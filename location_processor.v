==> flow/design.v <==
module locationProcessorPaddle (
		input clock,
		input reset_n,
		input [2:0] in_color,
		input [8:0] box_init_x,
		input up,
		input down,
		input m_ready,
		output reg m_valid,
		output [8:0] box_x,
		output [8:0] box_y,
		output [2:0] out_color
	);
	parameter BOX_WIDTH = 9'd10;
	parameter BOX_HEIGHT = 9'd48;
	parameter SCREEN_WIDTH = 9'd320;
	parameter SCREEN_HEIGHT = 9'd240;
	parameter FRAME_RATE_COUNT = 32'd3333332;
	parameter S_UPDATE_POSITION = 2'd0,
			  S_WAIT_TRANSACTION = 2'd1,
			  S_WAIT_FRAME_RATE_COUNT = 2'd2;
	reg [1:0] current_state;  
	reg [1:0] next_state;
	reg [8:0] current_box_x;  
	reg [8:0] current_box_y;  
	reg [8:0] next_box_x;
	reg [8:0] next_box_y;
	parameter INCREASE = 1'b1, DECREASE = 1'b0;
	reg [31:0] current_frame_rate_counter;  
	reg [31:0] next_frame_rate_counter;
	assign box_x = current_box_x;
	assign box_y = current_box_y;
	assign out_color = in_color;
	always @ (*) begin
		next_state = current_state;
		case (current_state)
			S_UPDATE_POSITION: begin
				if (current_frame_rate_counter == FRAME_RATE_COUNT) begin
						next_state = S_WAIT_TRANSACTION;
				end
				else begin
					next_state = S_WAIT_FRAME_RATE_COUNT;
				end
			end
			S_WAIT_TRANSACTION: begin
				if (m_ready == 1'b1) begin
					next_state = S_UPDATE_POSITION;
				end
			end
			S_WAIT_FRAME_RATE_COUNT: begin
				if (current_frame_rate_counter == FRAME_RATE_COUNT) begin
					next_state = S_WAIT_TRANSACTION;
				end
			end
			default:
				next_state = current_state;
		endcase
	end
	always @ (*) begin
		next_box_x = current_box_x;
		next_box_y = current_box_y;
		m_valid = 1'b0;
		next_frame_rate_counter = (current_frame_rate_counter==FRAME_RATE_COUNT) ? current_frame_rate_counter : current_frame_rate_counter + 32'd1;
		case (current_state)
			S_UPDATE_POSITION: begin
				next_box_x = current_box_x;
				if (down == INCREASE) begin
					if (current_box_y + BOX_HEIGHT == SCREEN_HEIGHT) begin
						next_box_y = current_box_y;
					end
					else begin
						next_box_y = current_box_y + 9'd4;
					end
				end
				else if (up == INCREASE) begin
					if (current_box_y == 9'd0) begin
						next_box_y = current_box_y;
					end
					else begin
						next_box_y = current_box_y - 9'd4;
					end
				end
				else begin
					next_box_y = current_box_y;
				end
			end
			S_WAIT_TRANSACTION: begin
				m_valid = 1'b1;
				next_frame_rate_counter = 32'd0;
			end
			default: begin
			end
		endcase
	end
	always @ (posedge clock) begin
		if (reset_n == 1'b0) begin
			current_frame_rate_counter <= 32'd0;
			current_state <= S_WAIT_TRANSACTION;
			current_box_x <= box_init_x;
			current_box_y <= 9'd0;
		end
		else begin
			current_frame_rate_counter <= next_frame_rate_counter;
			current_state <= next_state;
			current_box_x <= next_box_x;
			current_box_y <= next_box_y;
		end
	end
endmodule  
module locationProcessorBall (
		input clock,
		input reset_n,
		input [2:0] in_color,
		input [8:0] paddle_left_y,
		input [8:0] paddle_right_y,
		input m_ready,
		output reg m_valid,
		output [8:0] box_x,
		output [8:0] box_y,
		output [2:0] out_color,
		output reg left_point,
		output reg right_point
	);
	parameter BALL_WIDTH = 9'd10;
	parameter BALL_HEIGHT = 9'd10;
	parameter SCREEN_WIDTH = 9'd320;
	parameter SCREEN_HEIGHT = 9'd240;
	parameter LEFT_COLLISION = 9'd10;
	parameter RIGHT_COLLISION = 9'd310;
	parameter FRAME_RATE_COUNT = 32'd3333332;
	parameter S_UPDATE_POSITION = 2'd0,
			  S_WAIT_TRANSACTION = 2'd1,
			  S_WAIT_FRAME_RATE_COUNT = 2'd2;
	reg [1:0] current_state;  
	reg [1:0] next_state;
	reg [8:0] current_box_x;  
	reg [8:0] current_box_y;  
	reg [8:0] next_box_x;
	reg [8:0] next_box_y;
	parameter INCREASE = 1'b1, DECREASE = 1'b0;
	reg current_box_vx;  
	reg current_box_vy;  
	reg next_box_vx;  
	reg next_box_vy;  
	reg [31:0] current_frame_rate_counter;  
	reg [31:0] next_frame_rate_counter;
	assign box_x = current_box_x;
	assign box_y = current_box_y;
	assign out_color = in_color;
	always @ (*) begin
		next_state = current_state;
		case (current_state)
			S_UPDATE_POSITION: begin
				if (current_frame_rate_counter == FRAME_RATE_COUNT) begin
						next_state = S_WAIT_TRANSACTION;
				end
				else begin
					next_state = S_WAIT_FRAME_RATE_COUNT;
				end
			end
			S_WAIT_TRANSACTION: begin
				if (m_ready == 1'b1) begin
					next_state = S_UPDATE_POSITION;
				end
			end
			S_WAIT_FRAME_RATE_COUNT: begin
				if (current_frame_rate_counter == FRAME_RATE_COUNT) begin
					next_state = S_WAIT_TRANSACTION;
				end
			end
			default:
				next_state = current_state;
		endcase
	end
	always @ (*) begin
		left_point = 0;
		right_point = 0;
		next_box_x = current_box_x;
		next_box_y = current_box_y;
		next_box_vx = current_box_vx;
		next_box_vy = current_box_vy;
		m_valid = 1'b0;
		next_frame_rate_counter = (current_frame_rate_counter==FRAME_RATE_COUNT) ? current_frame_rate_counter : current_frame_rate_counter + 32'd1;
		case (current_state)
			S_UPDATE_POSITION: begin
				if (current_box_vx == INCREASE) begin
					if (current_box_x + BALL_WIDTH >= RIGHT_COLLISION && ((paddle_right_y <= current_box_y && current_box_y <= paddle_right_y + 9'd48) || (paddle_right_y <= current_box_y + BALL_HEIGHT && current_box_y + BALL_HEIGHT <= paddle_right_y + 9'd48))) begin
							next_box_x = current_box_x - 9'd3;
							next_box_vx = DECREASE;
					end
					else if (current_box_x >= RIGHT_COLLISION && current_box_x <= SCREEN_WIDTH) begin
						next_box_x = current_box_x + 9'd3;
						left_point = 1;
					end
					else begin
						next_box_x = current_box_x + 9'd3;
						left_point = 0;
					end
				end
				else begin
					if (current_box_x <= LEFT_COLLISION && ((paddle_left_y <= current_box_y && current_box_y <= paddle_left_y + 9'd48) || (paddle_left_y <= current_box_y + BALL_HEIGHT && current_box_y + BALL_HEIGHT <= paddle_left_y + 9'd48))) begin
						next_box_x = current_box_x + 9'd3;
						next_box_vx = INCREASE;
					end
					else if (current_box_x + BALL_WIDTH <= LEFT_COLLISION && current_box_x + BALL_WIDTH >= 0) begin
						next_box_x = current_box_x - 9'd3;
						right_point = 1;
					end
					else begin
						next_box_x = current_box_x - 9'd3;
						right_point = 0;
					end
				end
				if (current_box_vy == INCREASE) begin
					if (current_box_y + BALL_WIDTH >= SCREEN_HEIGHT) begin
						next_box_y = current_box_y - 9'd3;
						next_box_vy = DECREASE;
					end
					else begin
						next_box_y = current_box_y + 9'd3;
					end
				end
				else begin
					if (current_box_y <= 9'd0) begin
						next_box_y = current_box_y + 9'd3;
						next_box_vy = INCREASE;
					end
					else begin
						next_box_y = current_box_y - 9'd3;
					end
				end
			end
			S_WAIT_TRANSACTION: begin
				m_valid = 1'b1;
				next_frame_rate_counter = 32'd0;
			end
			default: begin
			end
		endcase
	end
	always @ (posedge clock) begin
		if (reset_n == 1'b0) begin
			current_frame_rate_counter <= 32'd0;
			current_state <= S_WAIT_TRANSACTION;
			current_box_x <= 9'd160;   
			current_box_y <= 9'd120;
			current_box_vy <= INCREASE;
			current_box_vx <= INCREASE;
		end
		else begin
			current_frame_rate_counter <= next_frame_rate_counter;
			current_state <= next_state;
			current_box_x <= next_box_x;
			current_box_y <= next_box_y;
			current_box_vy <= next_box_vy;
			current_box_vx <= next_box_vx;
		end
	end
endmodule  
Step by step through the tools: locationProcessorBall
The steps from the RTL of locationProcessorBall to its reports follow in flow order.
Line numbers count from 1 in the design file above.
Operators carry their Yosys type and port widths (W data, S select, Z words).
Library cell names are shortened.
Not given: -
- design top: locationProcessorBall
- clock input: clock
- standard-cell library: sky130hd
- corner: tt_025C_1v80

Elaborated design
Counts by Yosys on the flattened word-level netlist (proc, flatten, opt, wreduce; memories kept). Register bits leave out memories and registers merged into their read ports (data or address). Print and check cells are left out.
- elaborated cells: 77
- memories at 0
- bits in latches at 0
- clocked read ports x word width at 0
- noted bits in read-only memories: 0
- output and inout bits at 24
- input port bits at 24
- flip-flop bits (word level): 54
- noted RAM bits: 0
- noted magnitude comparators: 16
- divide/modulo/power cells: 0
- noted bitwise logic cells: 1
- noted reduce/logical cells: 14
- shift-type cells: 0
- add/subtract/negate cells at 10
- mux-type cells at 25
- eq/ne operators at 5
- noted multiply operators: 0
- operators by type and width (operator ; count):
    $le A9 B9 Y1 ; 8
    $mux W9 ; 6
    $add A32 B1 Y32 const B ; 1
    $eq A32 B22 Y1 const B ; 1
    $add A9 B2 Y9 const B ; 2
    $sub A9 B2 Y9 const B ; 2
    $add A9 B4 Y9 const B ; 2
    $le A9 B4 Y1 const B ; 2
    $add A9 B6 Y9 const B ; 2
    $ge A9 B9 Y1 const B ; 2
    $mux W1 ; 15
    $ge A10 B1 Y1 const B ; 1
    $add A9 B4 Y10 const B ; 1
    $le A9 B1 Y1 const B ; 1
    $ge A9 B8 Y1 const B ; 1
    $le A9 B9 Y1 const B ; 1
    $logic_and A1 B1 Y1 ; 8
    $pmux W2 S3 ; 1
    $mux W2 ; 3
    $ne A2 B2 Y1 const B ; 2
    $reduce_and A3 Y1 ; 1
    $reduce_bool A3 Y1 ; 1
    $logic_or A1 B1 Y1 ; 2
    $eq A2 B1 Y1 const B ; 1
    $eq A2 B2 Y1 const B ; 1
    $logic_not A2 Y1 ; 1
    $reduce_or A2 Y1 ; 1
    $not A1 Y1 ; 1

Longest topological paths
Longest topological path by Yosys (ltp), each cell counted once; first at word level (registers and memories cut), then after technology mapping (sequential cells cut; the memories' decode and read muxes count).
- word-level depth at 8
- noted ABC_AREA: 0
- gate-level depth with buffers at 15
- depth with buffers taken out: 13

Mapped cells and area
Yosys stat after the flow's synthesis: flattened, memories mapped to cells. It holds for the ABC_AREA given above (unset counts as 0); a run with the other value may have another netlist.
- noted cell count: 645
- synthesis area: 0.005235 sq mm
- sequential part of the area at 0.0011011 sq mm
- flip-flop cells at 55
- cells by type (cell type ; count ; area in all (sq um)):
    dfxtp_1 ; 55 ; 1.1E+03
    ha_1 ; 79 ; 988.448
    xor2_1 ; 26 ; 227.718
    xnor2_1 ; 25 ; 218.96
    nor2_1 ; 56 ; 210.202
    nand2_1 ; 53 ; 198.941
    inv_1 ; 44 ; 165.158
    o21ai_0 ; 29 ; 145.139
    a21oi_1 ; 28 ; 140.134
    mux2i_1 ; 12 ; 120.115
    nand3_1 ; 20 ; 100.096
    nand4_1 ; 16 ; 100.096
    and3_1 ; 12 ; 75.072
    clkbuf_1 ; 19 ; 71.318
    nor3_1 ; 14 ; 70.067
    nor4_1 ; 10 ; 62.56
    a211oi_1 ; 8 ; 60.058
    nand2b_1 ; 9 ; 56.304
Other cell types: 52; their cells: 130.

Timing after synthesis
Source: OpenSTA report_checks on the synthesized netlist (no wires, ideal clock, input and output delay 20% of the period each), path of least setup slack; recovery checks are left aside. Register names are those of the netlist, which keeps one name where synthesis merged equal registers.
- path type: input to output
- start point: input paddle_right_y[4]
- end point: output left_point
- input delay at 0.996 ns
- external output delay at 0.996 ns
- path delay at 2.094 ns
- arrival time at 3.090 ns
- stages on the path at 11
- noted period: 4.98 ns
- noted setup slack: 0.894 ns
- synthesis period reached: 4.086 ns
"path delay" is the arrival time less input delay plus setup time.
At an output port there is no setup time.
"stages on the path" counts driving pins, that of a launching flip-flop among them; a cell with two outputs on the path counts twice.
"synthesis period reached" is the clock period less the worst setup slack; recovery checks do not enter. This is arithmetic on one report: input and output delays are still those of the set period (20% each).
Between the ends stands the longest chain of elaborated cells between them, by number of cells; it is not shown to be the way that was timed. Of several equally long chains one is given.
Each line given opens the expression or statement behind the cell; cells for indexed reads and writes are added by Yosys, which also makes memories of some case tables.
- cells stage by stage: inv_1 ha_1 xor2_1 ha_1 a211oi_1 a211oi_1 o21ai_0 a221oi_2 o32ai_1 o221ai_2 nor3b_2
- noted cells in the longest elaborated chain: 8
- elaborated cells on any way between the ends at 12
- those cells by class: add/sub (1); compare (4); mux (3); reduce/logical (4)
- ends and longest elaborated chain, post-synthesis (item ; RTL line ; text):
    start: declaration ; 115 ; input [8:0] paddle_right_y,
    $add A9 B6 Y9 ; 187 ; if (current_box_x + BALL_WIDTH >= RIGHT_COLLISION && ((paddle_right_y <= current_box_y && current_box_y <= pad ...
    $le A9 B9 Y1 ; 187 ;
    $logic_and A1 B1 Y1 ; 187 ;
    $logic_or A1 B1 Y1 ; 187 ;
    $logic_and A1 B1 Y1 ; 187 ;
    $mux W1 ; 187 ;
    $mux W1 ; 186 ; if (current_box_vx == INCREASE) begin
    $mux W1 ; 184 ; case (current_state)
    end: declaration ; 121 ; output reg left_point,

Path in the finished layout
From the final timing report of job 1: the path of least setup slack in the routed layout; clock arrival at registers is part of the times.
- path type: register to output
- start point: register current_box_y[2]
- end point: output left_point
- stages on the path at 16
- external output delay at 0.62 ns
- noted setup slack: -0.48 ns
- arrival time at 2.94 ns
- noted period: 3.08 ns
Between the ends stands the longest chain of elaborated cells between them, by number of cells; it is not shown to be the way that was timed. Of several equally long chains one is given.
- cells stage by stage: dfxtp_2 a21oi_2 buf_6 buf_6 xnor2_4 buf_6 ha_4 buf_4 a21oi_2 o21ai_1 buf_4 a211oi_2 o31a_1 o221ai_2 nor3b_4 buf_2
- noted cells in the longest elaborated chain: 8
- elaborated cells on any way between the ends at 12
- those cells by class: add/sub (1); compare (4); mux (3); reduce/logical (4)
- ends and longest elaborated chain, post-layout (item ; RTL line ; text):
    start: declaration ; 137 ; reg [8:0] current_box_y;
    start: assignment ; 246 ; current_box_y <= 9'd120;
    start: assignment ; 254 ; current_box_y <= next_box_y;
    $add A9 B4 Y9 ; 187 ; if (current_box_x + BALL_WIDTH >= RIGHT_COLLISION && ((paddle_right_y <= current_box_y && current_box_y <= pad ...
    $le A9 B9 Y1 ; 187 ;
    $logic_and A1 B1 Y1 ; 187 ;
    $logic_or A1 B1 Y1 ; 187 ;
    $logic_and A1 B1 Y1 ; 187 ;
    $mux W1 ; 187 ;
    $mux W1 ; 186 ; if (current_box_vx == INCREASE) begin
    $mux W1 ; 184 ; case (current_state)
    end: declaration ; 121 ; output reg left_point,

Stored flow runs of locationProcessorBall (2 of them; Yosys, OpenROAD, sky130hd). They differ in their settings and are not a sequence. Constraints: input delay and output delay 20% of the set period each, output load 0.01 pF.
"achieved clock period" is the run's clock period less its worst setup slack. It is reckoned from that one timing run; input and output delays stay at 20% of the period that was set.
By "time on the worst setup path" is meant the share of the clock period that the worst setup path is allowed (20% is reserved at inputs, 20% at outputs), minus its slack. Clock arrival times at its registers enter into it.
By "overall power" is meant OpenSTA's value without simulated activity: inputs other than the clock are taken to toggle once in ten clock periods, and the tool carries that through the logic.

Job 1
Settings were period_ns = 3.08; CAP_MARGIN = 20; CORE_MARGIN = 2; CORE_UTILIZATION = 40; SLEW_MARGIN = 20
- noted the Yosys chip area after synthesis: 0.005235 sq mm
- noted the die outline area: 0.0140186 sq mm
- standard-cell area of the final layout: 0.0074334 sq mm
- final utilization: 0.584
- worst slack on setup checks at -0.477 ns
- noted the final setup TNS: -2.873 ns
- noted the post-route worst hold slack: 0.507 ns
- overall power at 0.00187 W
- noted the achieved clock period: 3.557 ns
- time on the worst setup path: 2.94 ns
- worst setup path kind: register to output

Job 2
Settings were period_ns = 2.51; CORE_UTILIZATION = 61; CELL_PAD_IN_SITES_GLOBAL_PLACEMENT = 2; ABC_AREA = 1; GPL_TIMING_DRIVEN = 0; CTS_CLUSTER_DIAMETER = 26; MAX_ROUTING_LAYER = met5; CAP_MARGIN = 20; CORE_MARGIN = 2; SLEW_MARGIN = 20
- incomplete, placement halted on GPL-0301
