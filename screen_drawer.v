==> flow/design.v <==
module screenDrawer (
		input clock,
		input reset_n,
		output reg s_ready,
		input s_valid_pl,
		input s_valid_pr,
		input s_valid_ball,
		input [8:0] in_paddle_left_x,
		input [8:0] in_paddle_left_y,
		input [8:0] in_paddle_right_x,
		input [8:0] in_paddle_right_y,
		input [8:0] in_ball_x,
		input [8:0] in_ball_y,
		input [2:0] in_box_color,
		input m_ready,
		output reg m_valid,
		output reg [8:0] out_box_x,
		output reg [8:0] out_box_y,
		output reg [8:0] out_box_h,
		output reg [8:0] out_box_w,
		output reg [2:0] out_box_color
	);
	parameter BOX_WIDTH = 9'd10;
	parameter BOX_HEIGHT = 9'd48;
	parameter BALL_WIDTH = 9'd10;
	parameter BALL_HEIGHT = 9'd10;
	parameter SCREEN_WIDTH = 9'd320;
	parameter SCREEN_HEIGHT = 9'd240;
	parameter REFRESH_RATE_COUNT = 32'd833332;
	parameter S_WAIT_FOR_INPUT = 3'd0,
			  S_WAIT_TO_DRAW_BACKGROUND = 3'd1,
			  S_WAIT_TO_DRAW_PADDLE_LEFT = 3'd2,
			  S_WAIT_TO_DRAW_PADDLE_RIGHT = 3'd3,
			  S_WAIT_TO_DRAW_BALL = 3'd4,
			  S_WAIT_FOR_REFRESH_COUNT = 3'd5;
	reg [2:0] current_state;  
	reg [2:0] next_state;
	reg [8:0] paddle_left_x;  
	reg [8:0] paddle_left_y;  
	reg [8:0] paddle_right_x;  
	reg [8:0] paddle_right_y;  
	reg [8:0] ball_x;  
	reg [8:0] ball_y;  
	reg [2:0] box_color;  
	reg [31:0] refresh_count;
	always @ (*) begin
		next_state = current_state;
		s_ready = 1'b0;
		m_valid = 1'b0;
		out_box_x = 9'd0;
		out_box_y = 9'd0;
		out_box_w = 9'd1;
		out_box_h = 9'd1;
		out_box_color = 3'd0;
		case (current_state)
			S_WAIT_FOR_INPUT: begin
				s_ready = 1'b1;
				if (s_valid_pl == 1'b1 && s_valid_pr == 1'b1 && s_valid_ball == 1'b1) begin
					next_state = S_WAIT_TO_DRAW_BACKGROUND;
				end
			end
			S_WAIT_TO_DRAW_BACKGROUND: begin
				m_valid = 1'b1;
				out_box_x = 9'd0;
				out_box_y = 9'd0;
				out_box_w = SCREEN_WIDTH;
				out_box_h = SCREEN_HEIGHT;
				out_box_color = 3'd0;
				if (m_ready == 1'b1) begin
					next_state = S_WAIT_TO_DRAW_PADDLE_LEFT;
				end
			end
			S_WAIT_TO_DRAW_PADDLE_LEFT: begin
				m_valid = 1'b1;
				out_box_x = paddle_left_x;
				out_box_y = paddle_left_y;
				out_box_w = BOX_WIDTH;
				out_box_h = BOX_HEIGHT;
				out_box_color = box_color;
				if (m_ready == 1'b1) begin
					next_state = S_WAIT_TO_DRAW_PADDLE_RIGHT;
				end
			end
			S_WAIT_TO_DRAW_PADDLE_RIGHT: begin
				m_valid = 1'b1;
				out_box_x = paddle_right_x;
				out_box_y = paddle_right_y;
				out_box_w = BOX_WIDTH;
				out_box_h = BOX_HEIGHT;
				out_box_color = box_color;
				if (m_ready == 1'b1) begin
					next_state = S_WAIT_TO_DRAW_BALL;
				end
			end
			S_WAIT_TO_DRAW_BALL: begin
				m_valid = 1'b1;
				out_box_x = ball_x;
				out_box_y = ball_y;
				out_box_w = BALL_WIDTH;
				out_box_h = BALL_HEIGHT;
				out_box_color = box_color;
				if (m_ready == 1'b1) begin
					next_state = S_WAIT_FOR_REFRESH_COUNT;
				end
			end
			S_WAIT_FOR_REFRESH_COUNT: begin
				if (refresh_count == REFRESH_RATE_COUNT) begin
					next_state = S_WAIT_FOR_INPUT;
				end
			end
			default: begin
		end
		endcase
	end
	always @ (posedge clock) begin
		if (reset_n == 1'b0) begin
			refresh_count <= 32'd0;
			paddle_left_x <= 9'd0;
			paddle_left_y <= 9'd100;
			paddle_right_x <= 9'd310;
			paddle_right_y <= 9'd100;
			ball_x <= 9'd160;
			ball_y <= 9'd120;
			box_color <= 3'd0;
			current_state <= S_WAIT_FOR_INPUT;
		end
		else begin
			current_state <= next_state;
			if (current_state == S_WAIT_FOR_INPUT && s_valid_pl == 1'b1 && s_valid_pr == 1'b1 && s_valid_ball == 1'b1) begin
				paddle_left_x <= in_paddle_left_x;
				paddle_left_y <= in_paddle_left_y;
				paddle_right_x <= in_paddle_right_x;
				paddle_right_y <= in_paddle_right_y;
				ball_x <= in_ball_x;
				ball_y <= in_ball_y;
				box_color <= in_box_color;
			end
			if (current_state == S_WAIT_TO_DRAW_BACKGROUND) begin
				refresh_count <= 32'd0;
			end
			else begin
				refresh_count <= (refresh_count == REFRESH_RATE_COUNT) ? refresh_count : refresh_count + 32'd1;
			end
		end
	end
endmodule  
# Tool chain data of screenDrawer
# Tool output for the design above, in the order of the flow.
# Lines are those of the file above, counted from 1.
# Cell names lack the library's common part.
# Not given: --
[inputs]
top_module = "screenDrawer"
clock = "clock"
lib = "sky130hd"
lib_corner = "tt_025C_1v80"

# After elaboration
# Yosys after proc, flatten, opt, wreduce and memory -nomap, before mapping. Memory bits, and registers merged into a memory's read port (data or address), are not among the register bits. Print and check cells are not counted. Equal cells are merged and count once.
[word_totals]
reg_bits = 92
wordCells = 49
[op_classes]
addsub = 1
eq_ne = 12
n_mux = 14
bitwise = 1
reduce_and_logical = 12
[op_table]
columns = ["cell", "n"]
rows = [
  ["9-bit parallel mux with 3-bit select", 2],
  ["32-bit by 1-bit adder with 32-bit output with constant B", 1],
  ["32-bit by 20-bit equality test with 1-bit output with constant B", 1],
  ["8-bit parallel mux with 3-bit select", 1],
  ["3-bit two-way mux", 7],
  ["9-bit parallel mux with 2-bit select", 1],
  ["3-bit parallel mux with 6-bit select", 1],
  ["2-bit inequality test with constant B", 6],
  ["7-bit AND reduction", 1],
  ["3-bit by 2-bit equality test with 1-bit output with constant B", 2],
  ["3-bit equality test with constant B", 2],
  ["6-bit nonzero test", 1],
  ["1-bit logical AND", 5],
  ["2-bit OR reduction", 2],
  ["4-bit OR reduction", 1],
  ["3-bit by 1-bit equality test with 1-bit output with constant B", 1],
  ["3-bit zero test", 1],
  ["3-bit OR reduction", 1],
  ["1-bit two-way mux", 2],
  ["1-bit inverter", 1],
]

# Longest topological paths
# Yosys ltp: most cells in a row. Word level: on the elaborated netlist, between registers, memories and ports. Mapped: between sequential cells and ports; inverters and the memories' decode and read muxes count.
[logic_depth]
depth_word = 4
abc_area = 0
depth_mapped = 6
mapped_depth_nobuf = 6

# Netlist
# Source: synth_stat.txt of the flow (Yosys; design flattened, memories mapped). It holds for the ABC_AREA given above (unset counts as 0); a run with the other value may have another netlist.
# Totals and module areas in this step are rounded.
[mapped]
stdcells = 540
yosys_area_um2 = 4360
ff_cells = 95
buf_cells = 46
[by_type]
columns = ["type", "n", "type_area_um2"]
rows = [
  ["dfxtp_1", 95, 1.9E+03],
  ["nand2_1", 130, 487.968],
  ["a21boi_0", 42, 315.302],
  ["a222oi_1", 18, 180.173],
  ["nand3_1", 28, 140.134],
  ["clkbuf_1", 33, 123.869],
  ["nand4_1", 17, 106.352],
  ["inv_1", 28, 105.101],
  ["a21oi_1", 18, 90.086],
  ["buf_4", 11, 82.579],
  ["or4_1", 10, 75.072],
  ["and4_1", 8, 70.067],
  ["mux2i_1", 7, 70.067],
  ["o31ai_1", 9, 67.565],
  ["nor4_1", 10, 62.56],
  ["nor2_1", 15, 56.304],
  ["xnor2_1", 6, 52.55],
  ["o21ai_0", 9, 45.043],
]
# Not listed: further types 19, cells in them 46.

# Timing after synthesis
# Source: OpenSTA report_checks on the synthesized netlist (no wires, ideal clock, input and output delay 20% of the period each), path of least setup slack; recovery checks are left aside. Register names are those of the netlist, which keeps one name where synthesis merged equal registers.
[synth_path]
path_type = "reg2reg"
from = "register refresh_count[1]"
to = "register refresh_count[30]"
tclk_ps = 2720
setup_ps = 71
launch_ps = 0
t_arrival_ps = 1777
slack_ps = 872
path_delay_ps = 1848
stages = 7
path_buffers = 1
synth_period_reached_ps = 1848
# "path_delay_ps" = arrival - input delay + setup time.
# "stages": output pins that drive a net of the path, with the launching flip-flop's if there is one; two outputs of one cell count as two.
# "synth_period_reached_ps" is the clock period less the worst setup slack; recovery checks do not enter. This is arithmetic on one report: input and output delays are still those of the set period (20% each).
# Between the ends stands the longest chain of elaborated cells between them, by number of cells; it is not shown to be the way that was timed. Of several equally long chains one is given.
# Each line given opens the expression or statement behind the cell; cells for indexed reads and writes are added by Yosys, which also makes memories of some case tables.
# A register here has more assigning lines than the two given.
[synth_between]
path_cell_list = "dfxtp_1 -> ha_1 -> nand2_1 -> or3_4 -> buf_6 -> or4_1 -> a21oi_1"
elab_chain_cells = 1
[synth_lines]
columns = ["item", "line", "text"]
rows = [
  ["from (decl)", 45, "reg [31:0] refresh_count;"],
  ["from (assign)", 117, "refresh_count <= 32'd0;"],
  ["from (assign)", 142, "refresh_count <= (refresh_count == REFRESH_RATE_COUNT) ? refresh_count : refresh_count + 32'd1;"],
  ["32-bit by 1-bit adder with 32-bit output", 142, ""],
  ["to (assign)", 139, "refresh_count <= 32'd0;"],
  ["to (assign)", 142, ""],
  ["to (decl)", 45, ""],
]

# Timing after layout
# From the final timing report of run 1: the path of least setup slack in the routed layout; clock arrival at registers is part of the times.
# The path's times are printed in steps of 10 ps; the period is the one set.
[layout_path]
path_type = "reg2out"
from = "register current_state"
to = "output port out_box_w[0]"
tclk_ps = 2600
output_delay_ps = 520
launch_ps = 340
t_arrival_ps = 1660
slack_ps = 420
stages = 5
path_buffers = 1
# Where an end lacks its bit number, it is one bit of the signal, or one of the new flip-flops if synthesis recoded a state register.
# Between the ends stands the longest chain of elaborated cells between them, by number of cells; it is not shown to be the way that was timed. Of several equally long chains one is given.
[layout_between]
path_cell_list = "dfxtp_1 -> nor3_4 -> inv_1 -> nor2_1 -> clkdlybuf4s50_1"
elab_chain_cells = 3
[layout_lines]
columns = ["item", "line", "text"]
rows = [
  ["from (decl)", 36, "reg [2:0] current_state;"],
  ["from (assign)", 125, "current_state <= S_WAIT_FOR_INPUT;"],
  ["from (assign)", 128, "current_state <= next_state;"],
  ["3-bit equality test", 55, "case (current_state)"],
  ["3-bit OR reduction", "--", ""],
  ["9-bit parallel mux with 2-bit select", 55, ""],
  ["to (decl)", 20, "output reg [8:0] out_box_w,"],
]

# Flow measurements of screenDrawer on sky130hd: 2 stored runs with different settings, listed in no order. Input and output delays are each 20% of the period that was set; the output load is 0.01 pF.
# "achieved_period_ps" means the clock period less the worst setup slack. The figure is calculated, with input and output delays left at 20% of the set period.
# By "worst_path_ps" is meant the share of the clock period that the worst setup path is allowed (20% is reserved at inputs, 20% at outputs), minus its slack. Clock arrival times at its registers enter into it.
# "total_power_uw" is the tool's figure for a default switching activity; nothing was simulated.
# "worst_path_ps" is given in steps of 10 ps.
# The measured numbers are rounded.

[[run]]
name = "run 1"
[run.settings]
period_ns = 2.6
CORE_UTILIZATION = 47
SETUP_SLACK_MARGIN = 0.33
PLACE_DENSITY_LB_ADDON = 0.07
HOLD_SLACK_MARGIN = 0.19
CELL_PAD_IN_SITES_GLOBAL_PLACEMENT = 0
CTS_CLUSTER_SIZE = 68
CAP_MARGIN = 20
CORE_MARGIN = 2
SLEW_MARGIN = 20
[run.results]
fin_util_pct = 61.4
achieved_period_ps = 2179
dieArea_um2 = 10100
layout_stdcell_area_um2 = 5600
total_power_uw = 2900
holdWs_ps = 467
final_setup_tns_ps = 0
worst_path_ps = 1660
critical_path_kind = "reg2out"
setup_ws_ps = 421
synthArea_um2 = 4360

[[run]]
name = "run 2"
[run.settings]
period_ns = 3.3
CAP_MARGIN = 20
CORE_MARGIN = 2
CORE_UTILIZATION = 40
SLEW_MARGIN = 20
[run.results]
fin_util_pct = 51.5
achieved_period_ps = 2978
dieArea_um2 = 11800
layout_stdcell_area_um2 = 5540
total_power_uw = 2120
holdWs_ps = 467
final_setup_tns_ps = 0
worst_path_ps = 2320
critical_path_kind = "reg2out"
setup_ws_ps = 322
synthArea_um2 = 4360
